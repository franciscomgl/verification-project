==> flow/design.v <==
module spi_mem_intf(
    input wr,clk,rst,ready,op_done,
    input [7:0] addr, din,
    output [7:0] dout,
    output reg cs, mosi,
    input miso,
    output reg done, err
    );
reg [16:0] din_reg;   
reg [7:0] dout_reg;
integer count = 0;
typedef enum bit [2:0] {idle = 0, load = 1, check_op = 2, send_data = 3, read_data1 = 4, read_data2 = 5, error = 6, check_ready = 7} state_type;
state_type state = idle; 
 always@(posedge clk)
 begin
   if(rst)
            begin
            state <= idle;
            count <= 0;
            cs <= 1'b1;
            mosi <= 1'b0; 
            err <= 1'b0;
            done <= 1'b0;
            end
   else 
     begin
       case(state)
            idle: begin
            cs    <= 1'b1;
            mosi  <= 1'b0;
            state <= load;
            err <= 1'b0;
            done <= 1'b0;
            end
            load: begin
            din_reg <= {din, addr, wr};
            state   <= check_op;
            end
            check_op: begin
            if(wr == 1'b1 && addr < 32)
             begin
             cs <= 1'b0;
             state <= send_data;
             end
            else if (wr == 1'b0 && addr < 32)
             begin
             state <= read_data1;
             cs <= 1'b0;
             end
            else begin
             state <= error;
             cs <= 1'b1;
             end
            end
            send_data : 
            begin
                if(count <= 16)
                 begin
                 count <= count + 1;
                 mosi  <= din_reg[count];
                 state = send_data;
                 end
                else
                  begin
                     cs    <= 1'b1;
                     mosi  <= 1'b0;
                     if(op_done) 
                           begin
                                  count <= 0;
                                  done  <= 1'b1;
                                  state <= idle;
                            end
                      else
                              begin
                              state <= send_data;
                              end
                  end
            end
            read_data1: begin
            if(count <= 8)
             begin
             count <= count + 1;
             mosi  <= din_reg[count];
             state <= read_data1;
             end
            else
              begin
              count <= 0;
              cs    <= 1'b1;
              state <= check_ready;
              end
            end
            check_ready : begin
                if(ready)
                      state <= read_data2;
                else
                      state <= check_ready;
            end
            read_data2:begin
                            if(count <= 7)
                                 begin
                                 count <= count + 1;
                                 dout_reg[count]  <=  miso;
                                 state = read_data2;
                                 end
                            else
                                  begin
                                  count <= 0;
                                  done <= 1'b1;
                                  state <= idle;
                                  end
                      end
            error : begin
            err   <= 1'b1;
            state <= idle;
            done  <= 1'b1;
            end
           default: begin
           state <= idle;
           count <= 0;
           end
      endcase
   end 
 end 
 assign dout = dout_reg;
 endmodule
From RTL to reports: spi_mem_intf
What the tools print for spi_mem_intf, step after step.
Line numbers count from 1 in the design file above.
Operators carry their Yosys type and port widths (W data, S select, Z words).
Cell names lack the library's common part.
Not given: --
Inputs
  design top: spi_mem_intf
  clock input: clk
  standard-cell library: sky130hd
  library corner: tt_025C_1v80

After elaboration
Yosys after proc, flatten, opt, wreduce and memory -nomap, before mapping. Memory bits, and registers merged into a memory's read port (data or address), are not among the register bits. Print and check cells are not counted. Equal cells are merged and count once.
Storage and ports
  register bits after elaboration: 64
  bits in latches: 0
  RAM bits: 0
  ROM bits: 0
  word width x clocked read ports: 0
  memories: 0
  bits of input ports: 22
  output and inout port bits: 12
  cells after elaboration: 80
Cells by class
  add/sub/neg operators: 2
  multiply operators: 0
  div/mod/pow operators: 0
  $lt $le $gt $ge: 4
  equal/unequal tests: 14
  shift operators: 3
  muxes and demuxes: 28
  bitwise logic cells: 6
  reduce/logical cells: 15
Operators with widths (count)
  $mux W32: 4
  $pmux W32 S3: 1
  $shift A1 B33 Y8: 1
  $shift A1 B33 Y8 const A: 1
  $neg A32 Y33: 1
  $shiftx A17 B32 Y1: 1
  $add A32 B2 Y32 const B: 1
  $le A32 B4 Y1 const B: 1
  $le A32 B5 Y1 const B: 1
  $le A32 B6 Y1 const B: 1
  $pmux W3 S8: 1
  $mux W8: 2
  $ne A2 B2 Y1 const B: 6
  $eq A3 B3 Y1 const B: 4
  $mux W2: 5
  $mux W1: 9
  $reduce_bool A4 Y1: 2
  $lt A8 B6 Y1 const B: 1
  $and A8 B8 Y8: 1
  $or A8 B8 Y8: 1
  $not A8 Y8: 1
  $pmux W1 S4: 2
  $reduce_or A7 Y1: 1
  $reduce_and A2 Y1: 3
  $eq A3 B2 Y1 const B: 2
  $reduce_and A3 Y1: 2
  $reduce_bool A3 Y1: 2
  $mux W3: 2
Not listed: further kinds 9, cells in them 12.

Depth
Yosys ltp: most cells in a row. Word level: on the elaborated netlist, between registers, memories and ports. Mapped: between sequential cells and ports; inverters and the memories' decode and read muxes count.
Depth
  word-level depth: 7
  ABC_AREA: 0
  gate-level depth with buffers: 13
  gate-level depth less buffers: 10

After synthesis
The flow's flattened synthesis, as Yosys stat reports it; memories are mapped. The netlist is that of the ABC_AREA named above (0 if unset); the other value can give another one.
Cell types
  dfxtp_1: count 39, total area 780.749 um2
  edfxtp_1: count 25, total area 750.72 um2
  nor2_1: count 75, total area 281.52 um2
  xnor2_1: count 26, total area 227.718 um2
  xor2_1: count 19, total area 166.41 um2
  nand2_1: count 34, total area 127.622 um2
  clkbuf_1: count 33, total area 123.869 um2
  nand3_1: count 24, total area 120.115 um2
  mux4_2: count 5, total area 112.608 um2
  mux2_1: count 8, total area 90.086 um2
  nand4_1: count 14, total area 87.584 um2
  nor4_1: count 14, total area 87.584 um2
  nor3_1: count 15, total area 75.072 um2
  a21oi_1: count 14, total area 70.067 um2
  o21ai_0: count 13, total area 65.062 um2
  a31oi_1: count 9, total area 56.304 um2
  inv_1: count 15, total area 56.304 um2
  or4_1: count 6, total area 45.043 um2
Not listed: further types 56, cells in them 120.
Synthesis totals
  cell count: 508
  synthesis area: 4319.1 um2
  mapped flip-flops: 64
  buffers: 43

Path before layout
Source: OpenSTA report_checks on the synthesized netlist (no wires, ideal clock, input and output delay 20% of the period each), path of least setup slack; recovery checks are left aside. Register names are those of the netlist, which keeps one name where synthesis merged equal registers.
Timing path after synthesis
  path type: register to register
  start: register count[0]
  end: register dout_reg[0]
  period: 4370 ps
  setup time: 262 ps
  time at the first pin: 0 ps
  data arrival time: 3961 ps
  setup slack: 147 ps
  path delay: 4223 ps
  stages on the path: 14
  path buffers: 3
  synthesis period reached: 4223 ps
"path delay" is the arrival time less input delay plus setup time.
"stages on the path": output pins that drive a net of the path, with the launching flip-flop's if there is one; two outputs of one cell count as two.
"synthesis period reached" is the clock period less the worst setup slack; recovery checks do not enter. This is arithmetic on one report: input and output delays are still those of the set period (20% each).
The rows between start and end are the longest chain of elaborated cells between them; the timing report does not say that the signal goes this way. Where chains are equally long, one stands for them.
Each line given opens the expression or statement behind the cell; cells for indexed reads and writes are added by Yosys, which also makes memories of some case tables.
At most two assigning lines are given for a register; there are more.
Where a signal picks the word or bit written, the line may be left out of the assigning lines.
The path ends at the data pin of a flip-flop with enable; ways to the enable are not counted.
Between the ends, after synthesis
  cell sequence: dfxtp_1 clkbuf_1 inv_1 ha_1 clkbuf_1 or4b_2 or4_1 clkbuf_1 o31a_1 nor4_1 o2bb2a_1 a2111oi_4 nand4_1 mux2_1
  cells in the longest elaborated chain: 7
RTL lines, path after synthesis
  start: declaration: RTL line 11  | integer count = 0;
  start: assignment: RTL line 59  | count <= count + 1;
  start: assignment: RTL line 82  | count <= count + 1;
  $neg A32 Y33: RTL line 103  | dout_reg[count]  <=  miso;
  $shift A1 B33 Y8: RTL line 103
  $not A8 Y8: RTL line 103
  $and A8 B8 Y8: RTL line 103
  $or A8 B8 Y8: RTL line 103
  $mux W8: RTL line 100  | if(count <= 7)
  $mux W8: RTL line 27  | case(state)
  end: declaration: RTL line 10  | reg [7:0] dout_reg;

Timing after layout
Path of least setup slack in the final report of flow run A (OpenROAD, finished layout, wires in). Where an end is a register, its clock arrival counts in the times.
The path's times are printed in steps of 10 ps; the period is the one set.
Timing path after layout
  path type: register to register
  start: register count[13]
  end: register dout_reg[3]
  period: 3890 ps
  setup time: 240 ps
  time at the first pin: 340 ps
  data arrival time: 3830 ps
  setup slack: 160 ps
  stages on the path: 11
  path buffers: 2
The rows between start and end are the longest chain of elaborated cells between them; the timing report does not say that the signal goes this way. Where chains are equally long, one stands for them.
At most two assigning lines are given for a register; there are more.
Where a signal picks the word or bit written, the line may be left out of the assigning lines.
The path ends at the data pin of a flip-flop with enable; ways to the enable are not counted.
Between the ends, after layout
  cell sequence: dfxtp_1 or3_1 or4_1 buf_4 nor4_1 o311ai_0 or4_1 a2111oi_4 buf_4 nand4_1 mux2_1
  cells in the longest elaborated chain: 7
RTL lines, path after layout
  start: declaration: RTL line 11  | integer count = 0;
  start: assignment: RTL line 59  | count <= count + 1;
  start: assignment: RTL line 82  | count <= count + 1;
  $neg A32 Y33: RTL line 103  | dout_reg[count]  <=  miso;
  $shift A1 B33 Y8: RTL line 103
  $not A8 Y8: RTL line 103
  $and A8 B8 Y8: RTL line 103
  $or A8 B8 Y8: RTL line 103
  $mux W8: RTL line 100  | if(count <= 7)
  $mux W8: RTL line 27  | case(state)
  end: declaration: RTL line 10  | reg [7:0] dout_reg;

--- measured runs ---
2 stored runs of spi_mem_intf in the flow (synthesis by Yosys, layout by OpenROAD, sky130hd cells), in arbitrary order. Constraints: input delay and output delay 20% of the set period each, output load 0.01 pF.
"achieved clock period" is the run's clock period less its worst setup slack. It is reckoned from that one timing run; input and output delays stay at 20% of the period that was set.
"worst setup path time" is the time allowed to the run's worst setup path (the clock period less input and output delay, where it has them) less its slack. Clock arrival times count: a late capture clock shortens it, a late launch clock lengthens it.
"power" rests on the timing tool's default activity at the inputs, not on a simulated workload.
"worst setup path time" is known to 10 ps.
[flow run A] settings: period_ns=3.89, CORE_UTILIZATION=56, PLACE_DENSITY_LB_ADDON=0.03, CELL_PAD_IN_SITES_DETAIL_PLACEMENT=0, TNS_END_PERCENT=65, CTS_CLUSTER_DIAMETER=172, CAP_MARGIN=35, MAX_ROUTING_LAYER=met5, CORE_MARGIN=2, SLEW_MARGIN=20
[flow run A] result: chip area after synthesis (Yosys) 4319.1 um2, die area 8430.9 um2, standard-cell area of the final layout 5146.2 um2, utilization 67.6 %, worst setup slack after layout 161 ps, total negative slack 0 ps, worst hold slack 488 ps, power 2.622 mW, achieved clock period 3729 ps, worst setup path time 3730 ps, worst setup path kind register to register
[flow run B] settings: period_ns=3.77, CORE_UTILIZATION=37, SETUP_SLACK_MARGIN=1.13, PLACE_DENSITY_LB_ADDON=0.03, TNS_END_PERCENT=95, SLEW_MARGIN=0, CAP_MARGIN=20, CORE_MARGIN=2
[flow run B] result: chip area after synthesis (Yosys) 4319.1 um2, die area 12554.1 um2, standard-cell area of the final layout 5798.1 um2, utilization 50.8 %, worst setup slack after layout 225 ps, total negative slack 0 ps, worst hold slack 474 ps, power 2.935 mW, achieved clock period 3545 ps, worst setup path time 3550 ps, worst setup path kind register to register
--- end ---
